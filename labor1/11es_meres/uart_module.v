==> flow/design.v <==
`timescale 1ns / 1ps
module uart_module(
	input clk,
	input rst,
	input [3:0] bcd0,
	input [3:0] bcd1,
	output tx_out
 );
reg [4:0] tx_cntr;  
reg [29:0] tx_shr;  
reg tx_en;  
reg tx_reg;  
reg [8:0] bd;  
assign tx_out = tx_reg;
always@(posedge clk)
begin
	if(rst)
	begin
		tx_en <= 0;
		tx_shr <= 0;
		bd <= 0;
		tx_cntr <= 0;
		tx_reg <= 1;
	end
	else 
	begin
		if(bd==277)  
		begin
			bd <= 0;
			tx_en <= 1;
		end
		else
		begin
			bd <= bd + 1;
			tx_en <= 0;
		end
	end
	if(tx_en)
	begin
		if(tx_cntr==0)
		begin
			tx_shr[0] <= 1'b0;  
			tx_shr[7:1] <= {3'b011,bcd1[3:0]};  
			tx_shr[8] <= bcd1[0]+bcd1[1]+bcd1[2]+bcd1[3]+1;  
			tx_shr[9] <= 1;  
			tx_shr[10] <= 0;  
			tx_shr[17:11] <= {3'b011,bcd0[3:0]};  
			tx_shr[18] <= bcd0[0]+bcd0[1]+bcd0[2]+bcd0[3]+1;  
			tx_shr[19] <= 1;  
			tx_shr[20] <= 0;  
			tx_shr[27:21] <= 7'b0001101;  
			tx_shr[28] <= 0;  
			tx_shr[29] <= 1;  
			tx_cntr <= 29;  
			tx_reg <= 1;  
		end
		else
		begin
			tx_reg <= tx_shr[0];
			tx_shr <= tx_shr >> 1;
			tx_cntr <= tx_cntr - 1;
		end
	end
end
endmodule
### Step by step through the tools: uart_module

The steps from the RTL of uart_module to its reports follow in flow order.
Line numbers count from 1 in the design file above.
Operators: Yosys type, input widths -> output width; for muxes data width and select width s.
A cell with n/a has no value.

| inputs | value |
|---|---|
| top module | uart_module |
| clock | clk |
| standard-cell library | sky130hd |
| timing corner | tt_025C_1v80 |

### Word level

Counts by Yosys on the flattened word-level netlist (proc, flatten, opt, wreduce; memories kept). Register bits leave out memories and registers merged into their read ports (data or address). Print and check cells are left out. Cells with the same type and inputs are merged into one.

| word-level totals | value |
|---|---|
| flip-flop bits (word level) | 46 |
| bits of input ports | 10 |
| output and inout bits | 1 |
| word-level cells | 52 |

| cells by class | value |
|---|---|
| $add $sub $neg | 10 |
| equality and inequality tests | 1 |
| mux-type cells | 33 |
| reduce/logical cells | 3 |

Operator list:

| operator | count |
|---|---|
| $mux 7 | 7 |
| $mux 1 | 23 |
| $mux 5 | 3 |
| $add 9x1->9 const B | 1 |
| $eq 9x9->1 const B | 1 |
| $add 1x1->1 | 6 |
| $sub 5x1->5 const B | 1 |
| $logic_not 5->1 | 1 |
| $add 1x1->1 const B | 2 |
| $reduce_bool 2->1 | 1 |
| $reduce_or 2->1 | 1 |

### Depth

Depth = most cells in a row (Yosys ltp): at word level without a register or memory, in the mapped netlist without a sequential cell, where the memories' decode and read muxes count.

| depth | value |
|---|---|
| depth in word-level cells | 6 |
| ABC_AREA | 1 |
| depth in mapped cells | 7 |
| depth with buffers taken out | 7 |

### After synthesis

Source: synth_stat.txt of the flow (Yosys; design flattened, memories mapped). It holds for the ABC_AREA given above (unset counts as 0); a run with the other value may have another netlist.

Cell types:

| cell type | count | total area (um^2) |
|---|---|---|
| sky130_fd_sc_hd__edfxtp_1 | 36 | 1.08E+03 |
| sky130_fd_sc_hd__nand2_1 | 74 | 277.766 |
| sky130_fd_sc_hd__dfxtp_1 | 10 | 200.192 |
| sky130_fd_sc_hd__nor2_1 | 30 | 112.608 |
| sky130_fd_sc_hd__inv_1 | 29 | 108.854 |
| sky130_fd_sc_hd__o21ai_0 | 12 | 60.058 |
| sky130_fd_sc_hd__ha_1 | 3 | 37.536 |
| sky130_fd_sc_hd__a21oi_1 | 7 | 35.034 |
| sky130_fd_sc_hd__nand3_1 | 7 | 35.034 |
| sky130_fd_sc_hd__xnor2_1 | 3 | 26.275 |
| sky130_fd_sc_hd__xor2_1 | 2 | 17.517 |
| sky130_fd_sc_hd__nor2_2 | 2 | 12.512 |
| sky130_fd_sc_hd__buf_6 | 1 | 11.261 |
| sky130_fd_sc_hd__nand3_2 | 1 | 10.01 |
| sky130_fd_sc_hd__buf_4 | 1 | 7.507 |
| sky130_fd_sc_hd__clkbuf_1 | 2 | 7.507 |
| sky130_fd_sc_hd__nand3b_1 | 1 | 7.507 |
| sky130_fd_sc_hd__nand4_1 | 1 | 6.256 |

Not listed: further types 3, cells in them 3.

| mapped netlist | value |
|---|---|
| cells in the netlist | 225 |
| mapped area | 2,069.5 um^2 |
| area of sequential cells | 1,281.2 um^2 |
| flip-flops | 46 |
| buffer cells | 5 |

### Timing after synthesis

Path of least setup slack by OpenSTA after synthesis, without wires, with an ideal clock, recovery checks aside; 20% of the period is set as input and as output delay. Where synthesis merged equal registers, the netlist keeps one of their names.

| timing after synthesis | value |
|---|---|
| path type | register to register |
| from | register tx_en |
| to | register tx_cntr[0] |
| clock period | 2.37 ns |
| setup time | 0.505 ns |
| time at the first pin | 0.000 ns |
| arrival time | 1.300 ns |
| required time | 1.865 ns |
| slack | 0.566 ns |
| delay of the path | 1.805 ns |
| stages | 4 |
| buffers on the path | 1 |
| period reached after synthesis | 1.804 ns |

"delay of the path" is the arrival time less input delay plus setup time.
"stages": output pins that drive a net of the path, with the launching flip-flop's if there is one; two outputs of one cell count as two.
"period reached after synthesis" = period - worst setup slack (recovery checks aside). The figure is calculated, with input and output delays left at 20% of the set period.
Between the ends stands the longest chain of elaborated cells between them, by number of cells; it is not shown to be the way that was timed. Of several equally long chains one is given.
Each line given opens the expression or statement behind the cell; cells for indexed reads and writes are added by Yosys, which also makes memories of some case tables.
At most two assigning lines are given for a register; there are more.
Only ways into the end's enable, where the timed path ends, are counted here.

| between the ends, after synthesis | value |
|---|---|
| path through | sky130_fd_sc_hd__dfxtp_1 sky130_fd_sc_hd__inv_1 sky130_fd_sc_hd__clkbuf_1 sky130_fd_sc_hd__nand2_1 |
| length of the longest elaborated chain | 1 |
| elaborated cells on any way between the ends | 1 |
| RTL lines with such cells | 0 |
| classes of those cells | reduce/logical (1) |

RTL lines, path after synthesis:

| element | RTL line | source |
|---|---|---|
| start, declared | 11 | `reg tx_en;` |
| start, assigned | 19 | `tx_en <= 0;` |
| start, assigned | 30 | `tx_en <= 1;` |
| $reduce_bool 2->1 | n/a |  |
| end, assigned | 22 | `tx_cntr <= 0;` |
| end, assigned | 61 | `tx_cntr <= tx_cntr - 1;` |
| end, declared | 9 | `reg [4:0] tx_cntr;` |

### Path in the finished layout

From the final timing report of flow run 1: the path of least setup slack in the routed layout; clock arrival at registers is part of the times.

| timing after layout | value |
|---|---|
| path type | register to output |
| from | register tx_reg |
| to | output port tx_out |
| clock period | 2.1 ns |
| external output delay | 0.42 ns |
| time at the first pin | 0.35 ns |
| arrival time | 1.23 ns |
| required time | 1.68 ns |
| slack | 0.45 ns |
| stages | 2 |
| buffers on the path | 1 |

At most two assigning lines are given for a register; there are more.

| between the ends, after layout | value |
|---|---|
| path through | sky130_fd_sc_hd__edfxtp_1 sky130_fd_sc_hd__clkdlybuf4s50_1 |
| length of the longest elaborated chain | 0 |
| elaborated cells on any way between the ends | 0 |
| RTL lines with such cells | 0 |

RTL lines, path after layout:

| element | RTL line | source |
|---|---|---|
| start, declared | 12 | `reg tx_reg;` |
| start, assigned | 23 | `tx_reg <= 1;` |
| start, assigned | 59 | `tx_reg <= tx_shr[0];` |
| end, declared | 7 | `output tx_out` |

Memo
Re: implementation data of uart_module

Top module uart_module; platform sky130hd; tools Yosys and OpenROAD; 2 stored runs in no particular order. Input and output delays are each 20% of the period that was set; the output load is 0.01 pF.
"reached clock period" means the clock period less the worst setup slack. The figure is calculated, with input and output delays left at 20% of the set period.
By "critical path time" is meant the share of the clock period that the worst setup path is allowed (20% is reserved at inputs, 20% at outputs), minus its slack. Clock arrival times at its registers enter into it.
"total power of the final layout": no workload was simulated; the value follows from the tool's default switching activity.

## Flow run 1

==> flow/run.sh <==
#!/bin/bash
# the make line also repeats the synthesis and layout settings of config.mk as NAME=value (left out here)
make -C /OpenROAD-flow-scripts/flow DESIGN_CONFIG=/design/flow/config.mk WORK_HOME=/design/flow/orfs CLKGATE_MAP_FILE= finish
==> flow/config.mk <==
export PLATFORM = sky130hd
export DESIGN_NAME = uart_module
export DESIGN_NICKNAME = uart_module
export VERILOG_FILES = /design/flow/design.v
export SDC_FILE = /design/flow/constraint.sdc
export NUM_CORES = 4
export LEC_CHECK = 0
export ABC_AREA = 1
export CAP_MARGIN = 20
export CORE_ASPECT_RATIO = 1.07
export CORE_MARGIN = 10
export CORE_UTILIZATION = 68
export CTS_CLUSTER_DIAMETER = 343
export GPL_TIMING_DRIVEN = 0
export MAX_ROUTING_LAYER = met5
export MIN_ROUTING_LAYER = met2
export PLACE_DENSITY_LB_ADDON = 0.04
export SETUP_SLACK_MARGIN = 0.31
export SLEW_MARGIN = 20
export TNS_END_PERCENT = 30
==> flow/constraint.sdc <==
create_clock -name core_clock -period 2.1 [get_ports {clk}]
set_input_delay 0.4200 -clock core_clock [delete_from_list [all_inputs] [get_ports {clk}]]
set_output_delay 0.4200 -clock core_clock [all_outputs]
set_load 0.01 [all_outputs]

| result of flow run 1 | value |
|---|---|
| post-synthesis cell area | 2,069.5 um^2 |
| area inside the die boundary | 5,651.2 um^2 |
| standard-cell area of the final layout | 2,332.2 um^2 |
| post-layout utilization | 81.0% |
| setup slack of the critical path | 0.454 ns |
| post-route setup TNS | 0.000 ns |
| total power of the final layout | 1,784 µW |
| reached clock period | 1.646 ns |
| critical path time | 1.23 ns |
| critical path type | register to output |

## Flow run 2

==> flow/run.sh <==
#!/bin/bash
# the make line also repeats the synthesis and layout settings of config.mk as NAME=value (left out here)
make -C /OpenROAD-flow-scripts/flow DESIGN_CONFIG=/design/flow/config.mk WORK_HOME=/design/flow/orfs CLKGATE_MAP_FILE= finish
==> flow/config.mk <==
export PLATFORM = sky130hd
export DESIGN_NAME = uart_module
export DESIGN_NICKNAME = uart_module
export VERILOG_FILES = /design/flow/design.v
export SDC_FILE = /design/flow/constraint.sdc
export NUM_CORES = 4
export LEC_CHECK = 0
export CAP_MARGIN = 20
export CORE_MARGIN = 2
export CORE_UTILIZATION = 17
export SLEW_MARGIN = 20
==> flow/constraint.sdc <==
create_clock -name core_clock -period 1.8 [get_ports {clk}]
set_input_delay 0.3600 -clock core_clock [delete_from_list [all_inputs] [get_ports {clk}]]
set_output_delay 0.3600 -clock core_clock [all_outputs]
set_load 0.01 [all_outputs]

| result of flow run 2 | value |
|---|---|
| post-synthesis cell area | 2,011.9 um^2 |
| area inside the die boundary | 12,721.6 um^2 |
| standard-cell area of the final layout | 2,482.4 um^2 |
| post-layout utilization | 21.6% |
| setup slack of the critical path | 0.105 ns |
| post-route setup TNS | 0.000 ns |
| total power of the final layout | 2,213 µW |
| reached clock period | 1.695 ns |
| critical path time | 1.70 ns |
| critical path type | register to register |
